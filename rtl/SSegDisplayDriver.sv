==> flow/design.v <==
module SSegDisplayDriver (
  input  logic            clk,
  input  logic            reset,
  input  logic [6:0] HEX0,
  input  logic [6:0] HEX1,
  input  logic [6:0] HEX2,
  input  logic [6:0] HEX3,
  input  logic [6:0] HEX4,
  input  logic [6:0] HEX5,
  input  logic [6:0] HEX6,
  input  logic [6:0] HEX7,
  input  logic [7:0] dpoints,
  output logic [3:0] D1_AN,
  output logic [3:0] D2_AN,
  output logic [7:0] D1_SEG,
  output logic [7:0] D2_SEG
  );
  logic cycle_cnt_clr;
  logic index_cnt_en;
  logic [1:0] anode_index;
  logic [3:0] anode_index_onecold;
  logic [16:0] cycle_cnt;
  localparam CNT_LIMIT = 17'd100_000;
  assign cycle_cnt_clr = cycle_cnt == CNT_LIMIT;
  assign index_cnt_en = cycle_cnt_clr;
  SSDCounter #(17) cycle_cntr (
    .clk,
    .reset,
    .clr(cycle_cnt_clr),
    .cnt(cycle_cnt),
    .en(1'b1)
    );
  SSDCounter #(2) index_cntr (
    .clk,
    .reset,
    .clr(1'b0),
    .cnt(anode_index),
    .en(index_cnt_en)
    );
  OneColdDecoder #(4) anode_decode (
    .sel(anode_index),
    .out(anode_index_onecold)
    );
  always_comb begin
    D1_AN = anode_index_onecold;
    D2_AN = anode_index_onecold;
    case (anode_index)
      2'd0: begin
        D2_SEG = {~dpoints[0], HEX0};
        D1_SEG = {~dpoints[4], HEX4};
      end
      2'd1: begin
        D2_SEG = {~dpoints[1], HEX1};
        D1_SEG = {~dpoints[5], HEX5};
      end
      2'd2: begin
        D2_SEG = {~dpoints[2], HEX2};
        D1_SEG = {~dpoints[6], HEX6};
      end
      2'd3: begin
        D2_SEG = {~dpoints[3], HEX3};
        D1_SEG = {~dpoints[7], HEX7};
      end
    endcase
  end
endmodule : SSegDisplayDriver
module OneColdDecoder #(
  parameter NUM_OUTPUTS = 4
  ) (
  input  logic [$clog2(NUM_OUTPUTS)-1:0] sel,
  output logic [NUM_OUTPUTS-1:0] out
  );
  always_comb begin
    out = '1;
    out[sel] = 1'b0;
  end
endmodule : OneColdDecoder
module SSDCounter #(
  parameter WIDTH = 8
  ) (
  input  logic clk,
  input  logic reset,
  input  logic clr,
  input  logic en,
  output logic [WIDTH-1:0] cnt
  );
  always_ff @(posedge clk, posedge reset) begin
    if (reset)
      cnt <= '0;
    else if (clr)
      cnt <= '0;
    else if (en)
      cnt <= cnt + 1'b1;
  end
endmodule : SSDCounter
Reports on SSegDisplayDriver
What the tools print for SSegDisplayDriver, step after step.
Line numbers count from 1 in the design file above.
Operators: Yosys type, input widths -> output width; for muxes data width and select width s.
Cell names lack the library's common part.
A cell with -- has no value.
- top module: SSegDisplayDriver
- clock: clk
- standard-cell library: sky130hd
- timing corner: tt_025C_1v80

Word-level counts
Counts by Yosys on the flattened word-level netlist (proc, flatten, opt, wreduce; memories kept). Register bits leave out memories and registers merged into their read ports (data or address); mux counts leave out enables and synchronous resets folded into registers. Print and check cells are left out. Cells with the same type and inputs are merged into one.
- noted order comparisons: 0
- shifts and indexed selects: 2
- bitwise operators at 10
- noted $add $sub $neg: 3
- div/mod/pow operators: 0
- reductions and logical operators: 1
- muxes and demuxes: 3
- noted multiply operators: 0
- equality and inequality tests: 4
- operators by type and width (operator ; number):
    $pmux 8 s4 ; 2
    $add 17x1->17 const B ; 1
    $eq 17x17->1 const B ; 1
    $mux 17 ; 1
    $shift 1x3->4 const A ; 2
    $not 1->1 ; 8
    $eq 2x2->1 const B ; 2
    $or 4x4->4 ; 1
    $not 4->4 ; 1
    $neg 2->3 ; 1
    $add 2x1->2 const B ; 1
    $eq 2x1->1 const B ; 1
    $logic_not 2->1 ; 1
- cells after elaboration: 25
- memory bits (writable) at 0
- memory cells at 0
- bits in latches at 0
- register bits after elaboration: 19
- bits in read-only memories: 0
- output and inout bits at 24
- word width x clocked read ports: 0
- noted bits of input ports: 66

Logic depth
Longest topological path by Yosys (ltp), each cell counted once; first at word level (registers and memories cut), then after technology mapping (sequential cells cut; the memories' decode and read muxes count).
- depth in word-level cells: 4
- ABC_AREA at 0
- noted depth in mapped cells: 7
- gate-level depth less buffers at 6

Mapped cells and area
The flow's flattened synthesis, as Yosys stat reports it; memories are mapped. The netlist is that of the ABC_AREA named above (0 if unset); the other value can give another one.
The area totals of this step are shown rounded.
- chip area (Yosys): 1440 sq um
- area of sequential cells: 475 sq um
- buffer cells at 10
- noted flip-flops: 19
- mapped cells: 156
- cells by type (cell ; number ; total area (sq um)):
    dfrtp_1 ; 19 ; 475.456
    mux2i_1 ; 15 ; 150.144
    a222oi_1 ; 14 ; 140.134
    inv_1 ; 25 ; 93.84
    ha_1 ; 7 ; 87.584
    xnor2_1 ; 10 ; 87.584
    nor2_1 ; 12 ; 45.043
    nand4_1 ; 7 ; 43.792
    xor2_1 ; 4 ; 35.034
    buf_4 ; 4 ; 30.029
    nand3_1 ; 6 ; 30.029
    or4b_4 ; 2 ; 27.526
    nand2_1 ; 6 ; 22.522
    nor4_4 ; 1 ; 21.27
    o31a_1 ; 2 ; 17.517
    clkbuf_1 ; 4 ; 15.014
    and3_1 ; 2 ; 12.512
    o22ai_1 ; 2 ; 12.512
Other cell types: 13; their cells: 14.
The figures by module come from a second, unflattened synthesis with its own total; it is not the netlist above.
- noted cell total of the unflattened synthesis: 139
- area (unflattened synthesis) at 1510 sq um
Each row is one instance without its submodules.
- modules (module ; area (sq um) ; sequential area (sq um) ; times used ; cells):
    SSDCounter (WIDTH=17) ; 872 ; 425 ; 1 ; 93
    SSegDisplayDriver ; 524 ; 0.0 ; 1 ; 34
    SSDCounter (WIDTH=2) ; 92.6 ; 50.0 ; 1 ; 8
    OneColdDecoder (NUM_OUTPUTS=4) ; 22.5 ; 0.0 ; 1 ; 4

Path before layout
Source: OpenSTA report_checks on the synthesized netlist (no wires, ideal clock, input and output delay 20% of the period each), path of least setup slack; recovery checks are left aside. Register names are those of the netlist, which keeps one name where synthesis merged equal registers.
- path type: flip-flop to output port
- start: register index_cntr.cnt[0]
- end: output port D1_SEG[1]
- noted path buffers: 2
- data required time: 1496 ps
- driving pins on the path at 6
- noted arrival: 1588 ps
- slack at -92 ps
- noted clock period: 1870 ps
- time at the first pin: 0 ps
- output delay at 374 ps
- noted delay of the path: 1588 ps
- period reached after synthesis at 1962 ps
"delay of the path" is the arrival time less input delay plus setup time.
At an output port there is no setup time.
"driving pins on the path" counts driving pins, that of a launching flip-flop among them; a cell with two outputs on the path counts twice.
"period reached after synthesis" = period - worst setup slack (recovery checks aside). The figure is calculated, with input and output delays left at 20% of the set period.
The rows between start and end are the longest chain of elaborated cells between them; the timing report does not say that the signal goes this way. Where chains are equally long, one stands for them.
Each line given opens the expression or statement behind the cell; cells for indexed reads and writes are added by Yosys, which also makes memories of some case tables.
A register here has more assigning lines than the two given.
- cells stage by stage: dfrtp_1 inv_1 ha_1 clkbuf_1 buf_2 mux2i_1
- cells in the longest elaborated chain: 2
- elaborated cells on any way between the ends: 5
- noted RTL lines with such cells: 1
- classes of those cells: eq/ne: 3; mux: 1; reduce/logical: 1
- RTL lines, path after synthesis (item ; RTL line ; source):
    start: declaration ; 85 ; output logic [WIDTH-1:0] cnt
    start: assignment ; 89 ; cnt <= '0;
    start: assignment ; 93 ; cnt <= cnt + 1'b1;
    $eq 2x2->1 ; 47 ; case (anode_index)
    $pmux 8 s4 ; 47 ;
    end: declaration ; 15 ; output logic [7:0] D1_SEG,

Path in the finished layout
From the final timing report of record 1: the path of least setup slack in the routed layout; clock arrival at registers is part of the times.
The report prints the path's times to 10 ps; the period is as set.
- path type: flip-flop to output port
- start: register index_cntr.cnt[0]
- end: output port D1_SEG[5]
- noted arrival: 2700 ps
- noted clock period: 4220 ps
- data required time: 3380 ps
- output delay at 840 ps
- time at the first pin: 310 ps
- driving pins on the path at 7
- slack at 670 ps
- noted path buffers: 3
The rows between start and end are the longest chain of elaborated cells between them; the timing report does not say that the signal goes this way. Where chains are equally long, one stands for them.
A register here has more assigning lines than the two given.
- cells stage by stage: dfrtp_1 inv_1 ha_1 clkbuf_1 buf_2 mux2i_1 clkdlybuf4s50_1
- cells in the longest elaborated chain: 2
- elaborated cells on any way between the ends: 5
- noted RTL lines with such cells: 1
- classes of those cells: eq/ne: 3; mux: 1; reduce/logical: 1
- RTL lines, path after layout (item ; RTL line ; source):
    start: declaration ; 85 ; output logic [WIDTH-1:0] cnt
    start: assignment ; 89 ; cnt <= '0;
    start: assignment ; 93 ; cnt <= cnt + 1'b1;
    $eq 2x2->1 ; 47 ; case (anode_index)
    $pmux 8 s4 ; 47 ;
    end: declaration ; 15 ; output logic [7:0] D1_SEG,

Add stored flow runs of SSegDisplayDriver

Top module SSegDisplayDriver; platform sky130hd; tools Yosys and OpenROAD; 2 stored runs in no particular order. Input and output delays are each 20% of the period that was set; the output load is 0.01 pF.
By "clock period reached" is meant the clock period of the run minus its worst setup slack. This is arithmetic on one report: input and output delays are still those of the set period (20% each).
Values from the reports are rounded here.

Record 1

==> flow/run.sh <==
#!/bin/bash
# the make line also repeats the synthesis and layout settings of config.mk as NAME=value (left out here)
make -C /OpenROAD-flow-scripts/flow DESIGN_CONFIG=/design/flow/config.mk WORK_HOME=/design/flow/orfs CLKGATE_MAP_FILE= finish
==> flow/config.mk <==
export PLATFORM = sky130hd
export DESIGN_NAME = SSegDisplayDriver
export DESIGN_NICKNAME = SSegDisplayDriver
export VERILOG_FILES = /design/flow/design.v
export SDC_FILE = /design/flow/constraint.sdc
export NUM_CORES = 4
export LEC_CHECK = 0
export CAP_MARGIN = 10
export CELL_PAD_IN_SITES_DETAIL_PLACEMENT = 0
export CORE_MARGIN = 7
export CORE_UTILIZATION = 50
export CTS_CLUSTER_DIAMETER = 259
export GPL_ROUTABILITY_DRIVEN = 1
export GPL_TIMING_DRIVEN = 0
export MAX_ROUTING_LAYER = met5
export MIN_ROUTING_LAYER = met1
export PLACE_DENSITY_LB_ADDON = 0.1
export SLEW_MARGIN = 20
==> flow/constraint.sdc <==
create_clock -name core_clock -period 4.22 [get_ports {clk}]
set_input_delay 0.8440 -clock core_clock [delete_from_list [all_inputs] [get_ports {clk}]]
set_output_delay 0.8440 -clock core_clock [all_outputs]
set_load 0.01 [all_outputs]

Measured in record 1:
- post-layout utilization at 87.7 %
- clock period reached: 3,546 ps
- standard-cell area after layout: 2,400 sq um
- die size: 4,580 sq um
- noted the area of the synthesized netlist: 1,440 sq um
- noted the setup slack of the worst path: 674 ps

Record 2

==> flow/run.sh <==
#!/bin/bash
# the make line also repeats the synthesis and layout settings of config.mk as NAME=value (left out here)
make -C /OpenROAD-flow-scripts/flow DESIGN_CONFIG=/design/flow/config.mk WORK_HOME=/design/flow/orfs CLKGATE_MAP_FILE= finish
==> flow/config.mk <==
export PLATFORM = sky130hd
export DESIGN_NAME = SSegDisplayDriver
export DESIGN_NICKNAME = SSegDisplayDriver
export VERILOG_FILES = /design/flow/design.v
export SDC_FILE = /design/flow/constraint.sdc
export NUM_CORES = 4
export LEC_CHECK = 0
export CAP_MARGIN = 20
export CORE_MARGIN = 2
export CORE_UTILIZATION = 40
export SLEW_MARGIN = 20
==> flow/constraint.sdc <==
create_clock -name core_clock -period 1.87 [get_ports {clk}]
set_input_delay 0.3740 -clock core_clock [delete_from_list [all_inputs] [get_ports {clk}]]
set_output_delay 0.3740 -clock core_clock [all_outputs]
set_load 0.01 [all_outputs]

Measured in record 2:
- post-layout utilization at 76.1 %
- clock period reached: 2,147 ps
- standard-cell area after layout: 2,580 sq um
- die size: 4,100 sq um
- noted the area of the synthesized netlist: 1,440 sq um
- noted the setup slack of the worst path: -277 ps
